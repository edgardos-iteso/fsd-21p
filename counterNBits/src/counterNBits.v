==> flow/design.v <==
module counterNBits
#(
  parameter nBits = 27
)
(
  input clk,
  input rst,
  input en,
  output [nBits-1:0] counter
);
  wire [nBits-1:0] wt;
  wire [nBits-1:0] wAnd;
  assign wAnd[0] = en;
  ffT FFT(.clk(clk), .rst(rst), .t(wAnd[0]), .q(wt[0]));
  genvar i;
  generate
    for (i = 1; i < nBits; i = i + 1) begin
      assign wAnd[i] = wAnd[i-1] & wt[i-1];
      ffT FFT(.clk(clk), .rst(rst), .t(wAnd[i]), .q(wt[i]));
    end
  endgenerate
  assign counter = wt;
endmodule  
module ffT
(
  clk,
  rst,
  t,
  q,
  q_n
);
  input clk;
  input rst;
  input t;
  output reg q;
  output reg q_n;
  always @ (posedge clk or negedge rst) begin
    if (!rst) begin
      q = 1'b0;
      q_n = 1'b1;
    end
    else begin
      if (t) begin
        q = ~q;
        q_n = ~q;
      end
      else begin
        q = q;
        q_n = q;
      end
    end
  end
endmodule
Tool chain data of counterNBits
What the tools print for counterNBits, step after step.
Line numbers count from 1 in the design file above.
Operators: Yosys type, input widths -> output width; for muxes data width and select width s.
Library cell names are shortened.
Not given: --

set-up
  top module = counterNBits
  clock port = clk
  standard-cell library = sky130hd
  library corner = tt_025C_1v80

After elaboration
Counts by Yosys on the flattened word-level netlist (proc, flatten, opt, wreduce; memories kept). Register bits leave out memories and registers merged into their read ports (data or address); mux counts leave out enables and synchronous resets folded into registers. Print and check cells are left out. Cells with the same type and inputs are merged into one.

storage and ports
  bits in registers = 27
  output and inout port bits = 27
  cells after elaboration = 80

operators by class
  bitwise gates (word level) = 53

operators by type and width
  cell         count
  $not 1->1    27
  $and 1x1->1  26

Depth
Yosys ltp: most cells in a row. Word level: on the elaborated netlist, between registers, memories and ports. Mapped: between sequential cells and ports; inverters and the memories' decode and read muxes count.

depth
  word-level depth = 26
  ABC_AREA = 1
  depth in mapped cells = 15

Mapped cells and area
The flow's flattened synthesis, as Yosys stat reports it; memories are mapped. The netlist is that of the ABC_AREA named above (0 if unset); the other value can give another one.

cells by type
  type      count  total area (µm²)
  dfrtp_1   27     675.648
  buf_4     27     202.694
  xor2_1    13     113.859
  nand4_2   9      112.608
  inv_1     15     56.304
  nor2_2    8      50.048
  nor2_1    13     48.797
  nor2_4    4      45.043
  xnor2_1   5      43.792
  nand2_1   8      30.029
  nand4_1   4      25.024
  nand3_2   1      10.01
  nand3b_1  1      7.507
  nand2_2   1      6.256
  a21oi_1   1      5.005
  o21ai_1   1      5.005

mapped netlist
  cell count = 138
  synthesis area = 1,437.6 µm²
  mapped flip-flops = 27

Timing after synthesis
OpenSTA on the mapped netlist: ideal clock, no wires. The path of least setup slack (recovery checks aside). Input and output delay are each 20% of the period. Register names are those of the netlist, which keeps one name where synthesis merged equal registers.

path post-synthesis
  kind = register -> register
  start = register FFT.q
  end = register genblk1[25].FFT.q
  clock period = 1.8 ns
  library setup time = 0.120 ns
  arrival time = 2.001 ns
  data required time = 1.680 ns
  path slack = -0.321 ns
  delay of the path = 2.121 ns
  stages on the path = 16
  period reached after synthesis = 2.121 ns

"delay of the path" = arrival - input delay + setup time.
"stages on the path": output pins that drive a net of the path, with the launching flip-flop's if there is one; two outputs of one cell count as two.
"period reached after synthesis" = period - worst setup slack (recovery checks aside). The figure is calculated, with input and output delays left at 20% of the set period.
The rows between start and end are the longest chain of elaborated cells between them; the timing report does not say that the signal goes this way. Where chains are equally long, one stands for them.
Each line given opens the expression or statement behind the cell; cells for indexed reads and writes are added by Yosys, which also makes memories of some case tables.
A register here has more assigning lines than the two given.

between the ends, post-synthesis
  cells stage by stage = dfrtp_1 nand3_2 nor2_2 nand4_2 nor2_2 nand4_2 nor2_2 nand4_2 nor2_2 nand4_2 nor2_2 nand4_2 nor2_2 nand2_2 o21ai_1 nand2_1
  length of the longest elaborated chain = 25
  elaborated cells between the ends (all ways) = 25
  source lines of those cells = 1

ends and longest elaborated chain, post-synthesis
  what                       RTL line  source
  from (decl)                35        output reg q;
  from (assign)              44        q = ~q;
  from (assign)              48        q = q;
  $and 1x1->1 (25 in a row)  18        assign wAnd[i] = wAnd[i-1] & wt[i-1];
  to (assign)                44
  to (assign)                48
  to (decl)                  35

Timing after layout
From the final timing report of flow run A: the path of least setup slack in the routed layout; clock arrival at registers is part of the times.

path after layout
  kind = register -> register
  start = register genblk1[1].FFT.q
  end = register genblk1[25].FFT.q
  clock period = 0.949 ns
  library setup time = 0.10 ns
  arrival time = 2.46 ns
  data required time = 1.12 ns
  path slack = -1.34 ns
  stages on the path = 16

The rows between start and end are the longest chain of elaborated cells between them; the timing report does not say that the signal goes this way. Where chains are equally long, one stands for them.
A register here has more assigning lines than the two given.

between the ends, after layout
  cells stage by stage = dfrtp_1 nand3_2 nor2_4 nand4_4 nor2_4 nand4_4 nor2_4 nand4_4 nor2_4 nand4_4 nor2_4 nand4_4 nor2_4 nand2_2 o21ai_2 nand2_1
  length of the longest elaborated chain = 24
  elaborated cells between the ends (all ways) = 24
  source lines of those cells = 1

ends and longest elaborated chain, after layout
  what                       RTL line  source
  from (decl)                35        output reg q;
  from (assign)              44        q = ~q;
  from (assign)              48        q = q;
  $and 1x1->1 (24 in a row)  18        assign wAnd[i] = wAnd[i-1] & wt[i-1];
  to (assign)                44
  to (assign)                48
  to (decl)                  35

==> runs of counterNBits <==
Top module counterNBits; platform sky130hd; tools Yosys and OpenROAD; 2 stored runs in no particular order. Input and output delays are each 20% of the period that was set; the output load is 0.01 pF.
"achieved clock period" means the clock period less the worst setup slack. The figure is calculated, with input and output delays left at 20% of the set period.
"worst setup path time" is the time allowed to the run's worst setup path (the clock period less input and output delay, where it has them) less its slack. Clock arrival times count: a late capture clock shortens it, a late launch clock lengthens it.
"power" rests on the timing tool's default activity at the inputs, not on a simulated workload.

Flow run A
==> flow/run.sh <==
#!/bin/bash
# the make line also repeats the synthesis and layout settings of config.mk as NAME=value (left out here)
make -C /OpenROAD-flow-scripts/flow DESIGN_CONFIG=/design/flow/config.mk WORK_HOME=/design/flow/orfs CLKGATE_MAP_FILE= finish
==> flow/config.mk <==
export PLATFORM = sky130hd
export DESIGN_NAME = counterNBits
export DESIGN_NICKNAME = counterNBits
export VERILOG_FILES = /design/flow/design.v
export SDC_FILE = /design/flow/constraint.sdc
export NUM_CORES = 4
export LEC_CHECK = 0
export ABC_AREA = 1
export CAP_MARGIN = 30
export CELL_PAD_IN_SITES_GLOBAL_PLACEMENT = 1
export CORE_ASPECT_RATIO = 0.95
export CORE_MARGIN = 8
export CORE_UTILIZATION = 39
export GPL_ROUTABILITY_DRIVEN = 0
export SLEW_MARGIN = 30
==> flow/constraint.sdc <==
create_clock -name core_clock -period 0.949 [get_ports {clk}]
set_input_delay 0.1898 -clock core_clock [delete_from_list [all_inputs] [get_ports {clk}]]
set_output_delay 0.1898 -clock core_clock [all_outputs]
set_load 0.01 [all_outputs]

==> results of flow run A <==
chip area after synthesis (Yosys): 1,437.6 µm²
die area: 5,885.4 µm²
standard-cell area of the final layout: 2,437.3 µm²
utilization: 0.692
worst setup slack after layout: -1.341 ns
total negative slack: -25.355 ns
power: 3,534 µW
achieved clock period: 2.290 ns
worst setup path time: 2.29 ns
worst setup path kind: register -> register

Flow run B
==> flow/run.sh <==
#!/bin/bash
# the make line also repeats the synthesis and layout settings of config.mk as NAME=value (left out here)
make -C /OpenROAD-flow-scripts/flow DESIGN_CONFIG=/design/flow/config.mk WORK_HOME=/design/flow/orfs CLKGATE_MAP_FILE= finish
==> flow/config.mk <==
export PLATFORM = sky130hd
export DESIGN_NAME = counterNBits
export DESIGN_NICKNAME = counterNBits
export VERILOG_FILES = /design/flow/design.v
export SDC_FILE = /design/flow/constraint.sdc
export NUM_CORES = 4
export LEC_CHECK = 0
export CAP_MARGIN = 20
export CORE_MARGIN = 2
export CORE_UTILIZATION = 40
export SETUP_SLACK_MARGIN = -0.08
export SLEW_MARGIN = 20
==> flow/constraint.sdc <==
create_clock -name core_clock -period 1.65 [get_ports {clk}]
set_input_delay 0.3300 -clock core_clock [delete_from_list [all_inputs] [get_ports {clk}]]
set_output_delay 0.3300 -clock core_clock [all_outputs]
set_load 0.01 [all_outputs]

==> results of flow run B <==
chip area after synthesis (Yosys): 1,357.6 µm²
die area: 3,875.7 µm²
standard-cell area of the final layout: 1,601.5 µm²
utilization: 0.488
worst setup slack after layout: -0.019 ns
total negative slack: -0.038 ns
power: 1,492 µW
achieved clock period: 1.669 ns
worst setup path time: 1.34 ns
worst setup path kind: register -> output
