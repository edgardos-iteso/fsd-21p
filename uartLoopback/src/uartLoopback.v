==> flow/design.v <==
module uartLoopback
(
  clk,  
  rst,
  serialRX,
  serialTX
);
  input clk;
  input rst;
  input serialRX;
  output serialTX;
  wire doneUART;
  wire [7:0] dataUART;
  uartRX RX
  (
    .clk (clk),
    .rst (!rst),
    .serialRX (serialRX),
    .dataRX (dataUART),
    .done (doneUART)
  );
  uartTX TX
  (
    .i_clk (clk),
    .i_rst (!rst),
    .i_data ((dataUART + 1'b1)),
    .i_startTX (doneUART),
    .o_serialTX (serialTX)
  );
endmodule  
module uartRX
(
  clk,
  rst,
  serialRX,
  dataRX,
  done,
  busy
);
  parameter CLKCOUNTER = 10_417;  
  parameter NBITS_COUNTER = 14;  
  localparam IDLE = 3'b000;
  localparam RX_START = 3'b001;
  localparam RX_DATA = 3'b011;
  localparam RX_STOP = 3'b010;
  localparam DONE = 3'b110;
  input clk;
  input rst;
  input serialRX;
  output reg [7:0] dataRX;
  output reg done;
  output reg busy;
  reg [7:0] rDataRX;
  reg [2:0] rDataIdx;
  reg [2:0] rState;
  reg [NBITS_COUNTER-1:0] rClkCounter;
  always @ (posedge clk or negedge rst) begin
    if (!rst) begin
      rState <= IDLE;
      rClkCounter <= {NBITS_COUNTER{1'b0}};
      rDataRX <= 8'd0;
      rDataIdx <= 3'd0;
      dataRX <= 8'b0;
    end
    else begin
      case (rState)
        IDLE: begin
          rClkCounter <= {NBITS_COUNTER{1'b0}};
          rDataRX <= 8'd0;
          rDataIdx <= 3'd0;
          if (!serialRX) begin
            rState <= RX_START;
          end
          else begin
            rState <= IDLE;
          end
        end
        RX_START: begin
          if (rClkCounter < (CLKCOUNTER/2)) begin
            rClkCounter <= rClkCounter + 1'b1;
            rState <= RX_START;
          end
          else begin
            rClkCounter <= {NBITS_COUNTER{1'b0}};
            if (!serialRX) begin
              rState <= RX_DATA;
            end
            else begin
              rState <= IDLE;
            end
          end
        end
        RX_DATA: begin
          if (rClkCounter < CLKCOUNTER) begin
            rClkCounter <= rClkCounter + 1'b1;
            rState <= RX_DATA;
          end
          else begin
            rClkCounter <= {NBITS_COUNTER{1'b0}};
            rDataRX[rDataIdx] <= serialRX;
            if (rDataIdx < 7) begin
              rDataIdx = rDataIdx + 1'b1;
              rState <= RX_DATA;
            end
            else begin
              rDataIdx <= 3'd0;
              rState <= RX_STOP;
            end
          end
        end
        RX_STOP: begin
          if (rClkCounter < CLKCOUNTER) begin
            rClkCounter <= rClkCounter + 1'b1;
            rState <= RX_STOP;
          end
          else begin
            rClkCounter <= {NBITS_COUNTER{1'b0}};
            rState <= DONE;
            dataRX = rDataRX;
          end
        end
        DONE: begin
          rState <= IDLE;
        end
        default: begin
          rState <= IDLE;
        end
      endcase
    end
  end
  always @ (*) begin
    case (rState)
      IDLE: begin
        done <= 1'b0;
        busy <= 1'b0;
      end
      RX_START: begin
        done <= 1'b0;
        busy <= 1'b1;
      end
      RX_DATA: begin
        done <= 1'b0;
        busy <= 1'b1;
      end
      RX_STOP: begin
        done <= 1'b0;
        busy <= 1'b1;
      end
      DONE: begin
        done <= 1'b1;
        busy <= 1'b0;
      end
      default: begin
        done <= 1'b0;
        busy <= 1'b0;
      end
    endcase
  end
endmodule  
module uartTX
(
  i_clk,
  i_rst,
  i_data,
  i_startTX,
  o_busy,
  o_done,
  o_serialTX
);
  parameter CLK_DIVIDER = 10417;
  parameter NBITS_DIVIDER = 14;
  input i_clk;
  input i_rst;
  input [7:0] i_data;
  input i_startTX;
  output o_busy;
  output o_done;
  output o_serialTX;
  localparam IDLE = 3'b000;
  localparam TX_START_BIT = 3'b001;
  localparam TX_DATA_BITS = 3'b011;
  localparam TX_STOP_BIT = 3'b010;
  localparam DONE = 3'b110;
  reg [2:0] r_currentState;
  reg [2:0] r_nextState;
  reg [NBITS_DIVIDER-1:0] r_clkCounter;
  reg [2:0] r_txBitIdx;
  reg [7:0] r_txData;
  reg r_done;
  reg r_busy;
  reg r_bitTX;
  assign o_busy = r_busy;
  assign o_done = r_done;
  assign o_serialTX = r_bitTX;
  always @ (posedge i_clk or negedge i_rst) begin
    if (!i_rst) begin
      r_clkCounter <= {NBITS_DIVIDER{1'b0}};
      r_txBitIdx <= 3'b0;
      r_txData <= 8'b0;
      r_done <= 1'b0;
      r_busy <= 1'b0;
      r_bitTX <= 1'b1;
    end
    else begin
      case (r_currentState)
        IDLE: begin
          r_clkCounter <= {NBITS_DIVIDER{1'b0}};
          r_txBitIdx <= 4'b0;
          r_txData <= 8'b0;
          r_done <= 1'b0;
          if (i_startTX) begin
            r_txData <= i_data;
            r_busy = 1'b1;
          end
        end
        TX_START_BIT: begin
          r_bitTX <= 1'b0;
          if (r_clkCounter < CLK_DIVIDER-1) begin
            r_clkCounter <= r_clkCounter + 1'b1;
          end
          else begin
            r_clkCounter <= {NBITS_DIVIDER{1'b0}};
          end
        end
        TX_DATA_BITS: begin
          r_bitTX <= r_txData[r_txBitIdx];
          if (r_clkCounter < CLK_DIVIDER-1) begin
            r_clkCounter <= r_clkCounter + 1'b1;
          end
          else begin
            r_clkCounter <= {NBITS_DIVIDER{1'b0}};
            r_txBitIdx <= r_txBitIdx + 1'b1;
          end
        end
        TX_STOP_BIT: begin
          r_bitTX <= 1'b1;
          if (r_clkCounter < CLK_DIVIDER-1) begin
            r_clkCounter <= r_clkCounter + 1'b1;
          end
          else begin
            r_clkCounter <= {NBITS_DIVIDER{1'b0}};
          end
        end
        DONE: begin
          r_done <= 1'b1;
          r_busy <= 1'b0;
        end
        default: ;
      endcase
    end
  end
  always @ ( posedge i_clk or negedge i_rst ) begin
    if (!i_rst) begin
      r_currentState <= IDLE;
    end
    else begin
      r_currentState <= r_nextState;
    end
  end
  always @ ( * ) begin
    case (r_currentState)
      IDLE: begin
        if (i_startTX) begin
          r_nextState = TX_START_BIT;
        end
        else begin
          r_nextState = IDLE;
        end
      end
      TX_START_BIT: begin
        if (r_clkCounter < CLK_DIVIDER-1) begin
          r_nextState = TX_START_BIT;
        end
        else begin
          r_nextState = TX_DATA_BITS;
        end
      end
      TX_DATA_BITS: begin
        if (r_txBitIdx == 7 && r_clkCounter == CLK_DIVIDER-1) begin
            r_nextState = TX_STOP_BIT;
        end
        else begin
          r_nextState = TX_DATA_BITS;
        end
      end
      TX_STOP_BIT: begin
        if (r_clkCounter < CLK_DIVIDER-1) begin
          r_nextState = TX_STOP_BIT;
        end
        else begin
          r_nextState = DONE;
        end
      end
      DONE: begin
        r_nextState = IDLE;
      end
      default: begin
        r_nextState = IDLE;
      end
    endcase
  end
endmodule
## Step by step through the tools: uartLoopback

What the tools print for uartLoopback, step after step.
Line numbers count from 1 in the design file above.
Operators: Yosys type, input widths -> output width; for muxes data width and select width s.
Library cell names are shortened.
The mark -- stands for no value.

- Top module: uartLoopback
- Clock: clk
- Standard-cell library: sky130hd
- Timing corner: tt_025C_1v80

## Word level

Yosys after proc, flatten, opt, wreduce and memory -nomap, before mapping. Memory bits, and registers merged into a memory's read port (data or address), are not among the register bits. Print and check cells are not counted.

- Flip-flop bits (word level): 65
- Bits of input ports: 3
- Output and inout bits: 1
- Word-level cells: 78

- $add $sub $neg: 6
- $lt $le $gt $ge: 4
- Equality and inequality tests: 11
- Shifts and indexed selects: 3
- Mux-type cells: 27
- Bitwise operators: 4
- Reduce/logical cells: 13

Operators with widths:

| cell | number |
|---|---|
| $pmux 14 s3 | 1 |
| $mux 14 | 3 |
| $add 14x1->14 const B | 2 |
| $lt 14x14->1 const B | 2 |
| $pmux 14 s2 | 1 |
| $pmux 3 s4 | 2 |
| $mux 3 | 7 |
| $pmux 8 s2 | 1 |
| $mux 8 | 2 |
| $lt 14x13->1 const B | 1 |
| $eq 14x14->1 const B | 1 |
| $eq 3x2->1 const B | 4 |
| $pmux 3 s2 | 2 |
| $shift 1x4->8 | 1 |
| $shift 1x4->8 const A | 1 |
| $reduce_bool 4->1 | 2 |
| $add 8x1->8 const B | 1 |
| $shiftx 8x3->1 | 1 |
| $and 8x8->8 | 1 |
| $or 8x8->8 | 1 |
| $not 8->8 | 1 |
| $reduce_and 2->1 | 3 |
| $add 3x1->3 const B | 2 |
| $eq 3x1->1 const B | 2 |
| $eq 3x3->1 const B | 2 |
| $logic_not 3->1 | 2 |
| $mux 1 | 5 |
| $ne 2x2->1 const B | 2 |

Other operator kinds: 10; their cells: 12.

## Longest topological paths

Yosys ltp: most cells in a row. Word level: on the elaborated netlist, between registers, memories and ports. Mapped: between sequential cells and ports; inverters and the memories' decode and read muxes count.

- Depth in word-level cells: 7
- ABC_AREA: 0
- Mapped depth: 7
- Depth with buffers taken out: 7

## After synthesis

The flow's flattened synthesis, as Yosys stat reports it; memories are mapped. The netlist is that of the ABC_AREA named above (0 if unset); the other value can give another one.
The area totals of this step are shown rounded.

- Mapped cells: 371
- Mapped area: 3700 µm²
- Area of sequential cells: 1700 µm²
- Flip-flop cells: 69
- Buffers: 10

Cell types:

| cell type | number | total area (µm²) |
|---|---|---|
| dfrtp_1 | 66 | 1.65E+03 |
| o21ai_0 | 33 | 165.158 |
| nand2_1 | 37 | 138.883 |
| ha_1 | 10 | 125.12 |
| mux2_2 | 10 | 112.608 |
| inv_1 | 29 | 108.854 |
| nand3_1 | 19 | 95.091 |
| o22ai_1 | 14 | 87.584 |
| dfstp_2 | 3 | 78.826 |
| a21oi_1 | 15 | 75.072 |
| mux2i_1 | 7 | 70.067 |
| xor2_1 | 8 | 70.067 |
| a32o_1 | 6 | 60.058 |
| and3_1 | 9 | 56.304 |
| nor4_1 | 9 | 56.304 |
| nor2_1 | 14 | 52.55 |
| mux4_2 | 2 | 45.043 |
| a31oi_1 | 6 | 37.536 |

Not listed: further types 35, cells in them 74.
By module: a second synthesis without flattening, with its own total; a netlist apart from the flattened one above.

- Cells (unflattened synthesis): 395
- Area total of the unflattened synthesis: 4000 µm²

Rows give one instance, submodules left out.

By module:

| module | instances | cells | area (µm²) | seq. area (µm²) |
|---|---|---|---|---|
| uartRX | 1 | 198 | 2100 | 950 |
| uartTX | 1 | 180 | 1800 | 830 |
| uartLoopback | 1 | 17 | 120 | 0.0 |

## Worst setup path after synthesis

Source: OpenSTA report_checks on the synthesized netlist (no wires, ideal clock, input and output delay 20% of the period each), path of least setup slack; recovery checks are left aside. Register names are those of the netlist, which keeps one name where synthesis merged equal registers.

- Kind: flip-flop to flip-flop
- Start point: register RX.rClkCounter[12]
- End point: register RX.rDataRX[2]
- Clock period: 1.97 ns
- Setup time: 0.140 ns
- Launch time at the first pin: 0.000 ns
- Data arrival time: 1.763 ns
- Required time: 1.830 ns
- Path slack: 0.067 ns
- Path delay: 1.903 ns
- Stages: 7
- Path buffers: 1
- Synthesis period reached: 1.903 ns

"path delay" is the arrival time less input delay plus setup time.
"stages": output pins that drive a net of the path, with the launching flip-flop's if there is one; two outputs of one cell count as two.
"synthesis period reached" = period - worst setup slack (recovery checks aside). The figure is calculated, with input and output delays left at 20% of the set period.
The rows between start and end are the longest chain of elaborated cells between them; the timing report does not say that the signal goes this way. Where chains are equally long, one stands for them.
Each line given opens the expression or statement behind the cell; cells for indexed reads and writes are added by Yosys, which also makes memories of some case tables.
A register here has more assigning lines than the two given.

- Path through: dfrtp_1 > nand4bb_1 > o22ai_2 > o21ai_2 > buf_6 > o311ai_0 > o41ai_1
- Cells in the longest elaborated chain: 3
- Elaborated cells on any way between the ends: 5
- Those cells by class: 1 x compare; 1 x eq/ne; 2 x mux; 1 x reduce/logical

RTL lines, path after synthesis:

| element | RTL line | RTL |
|---|---|---|
| start: declaration | 56 | `reg [NBITS_COUNTER-1:0] rClkCounter;` |
| start: assignment | 80 | `rClkCounter <= rClkCounter + 1'b1;` |
| start: assignment | 95 | `rClkCounter <= rClkCounter + 1'b1;` |
| $lt 14x14->1 | 94 | `if (rClkCounter < CLKCOUNTER) begin` |
| $mux 8 | 94 |  |
| $pmux 8 s2 | 66 | `case (rState)` |
| end: assignment | 69 | `rDataRX <= 8'd0;` |
| end: assignment | 100 | `rDataRX[rDataIdx] <= serialRX;` |
| end: declaration | 53 | `reg [7:0] rDataRX;` |

## Worst path after layout

Path of least setup slack in the final report of flow run 1 (OpenROAD, finished layout, wires in). Where an end is a register, its clock arrival counts in the times.

- Kind: flip-flop to flip-flop
- Start point: register TX.r_clkCounter[9]
- End point: register TX.r_clkCounter[12]
- Clock period: 1.71 ns
- Setup time: 0.08 ns
- Launch time at the first pin: 0.32 ns
- Data arrival time: 2.19 ns
- Required time: 1.96 ns
- Path slack: -0.24 ns
- Stages: 8
- Path buffers: 2

The rows between start and end are the longest chain of elaborated cells between them; the timing report does not say that the signal goes this way. Where chains are equally long, one stands for them.
A register here has more assigning lines than the two given.

- Path through: dfrtp_1 > or4_4 > a21o_1 > a32oi_4 > buf_6 > buf_4 > a21oi_1 > a31oi_1
- Cells in the longest elaborated chain: 3
- Elaborated cells on any way between the ends: 4
- Those cells by class: 1 x add/sub; 1 x compare; 2 x mux

RTL lines, path post-layout:

| element | RTL line | RTL |
|---|---|---|
| start: declaration | 186 | `reg [NBITS_DIVIDER-1:0] r_clkCounter;` |
| start: assignment | 219 | `r_clkCounter <= r_clkCounter + 1'b1;` |
| start: assignment | 228 | `r_clkCounter <= r_clkCounter + 1'b1;` |
| $add 14x1->14 | 238 | `r_clkCounter <= r_clkCounter + 1'b1;` |
| $mux 14 | 237 | `if (r_clkCounter < CLK_DIVIDER-1) begin` |
| $pmux 14 s2 | 205 | `case (r_currentState)` |
| end: assignment | 219 |  |
| end: assignment | 228 |  |
| end: declaration | 186 |  |

Hand-over note for uartLoopback

2 stored runs of uartLoopback in the flow (synthesis by Yosys, layout by OpenROAD, sky130hd cells), in arbitrary order. Constraints: input delay and output delay 20% of the set period each, output load 0.01 pF.
"period reached": clock period set for the run, less the worst setup slack. It is reckoned from that one timing run; input and output delays stay at 20% of the period that was set.
"time of the worst setup path" is the time allowed to the run's worst setup path (the clock period less input and output delay, where it has them) less its slack. Clock arrival times count: a late capture clock shortens it, a late launch clock lengthens it.
Measured values are rounded.
Settings: - = not set for that run.

| name | flow run 1 | flow run 2 |
|---|---|---|
| period_ns | 1.71 | 1.89 |
| CORE_UTILIZATION | 17 | 43 |
| PLACE_DENSITY_LB_ADDON | 0.25 | - |
| CORE_ASPECT_RATIO | 0.57 | - |
| CORE_MARGIN | 5 | 2 |
| CELL_PAD_IN_SITES_DETAIL_PLACEMENT | 0 | - |
| TNS_END_PERCENT | 70 | - |
| GPL_TIMING_DRIVEN | 0 | - |
| MIN_ROUTING_LAYER | met1 | - |
| CAP_MARGIN | 20 | 20 |
| SLEW_MARGIN | 20 | 20 |
| summed negative setup slack (ns) | -5.2 | 0.000 |
| worst slack on setup checks (ns) | -0.24 | 0.033 |
| period reached (ns) | 1.948 | 1.857 |
| time of the worst setup path (ns) | 1.95 | 1.86 |
| kind of the worst setup path | flip-flop to flip-flop | flip-flop to flip-flop |
| die outline area (µm²) | 25000 | 9300 |
| utilization of the finished layout (%) | 24 | 52 |
| netlist area reported by Yosys (µm²) | 3700 | 3700 |

End of note.
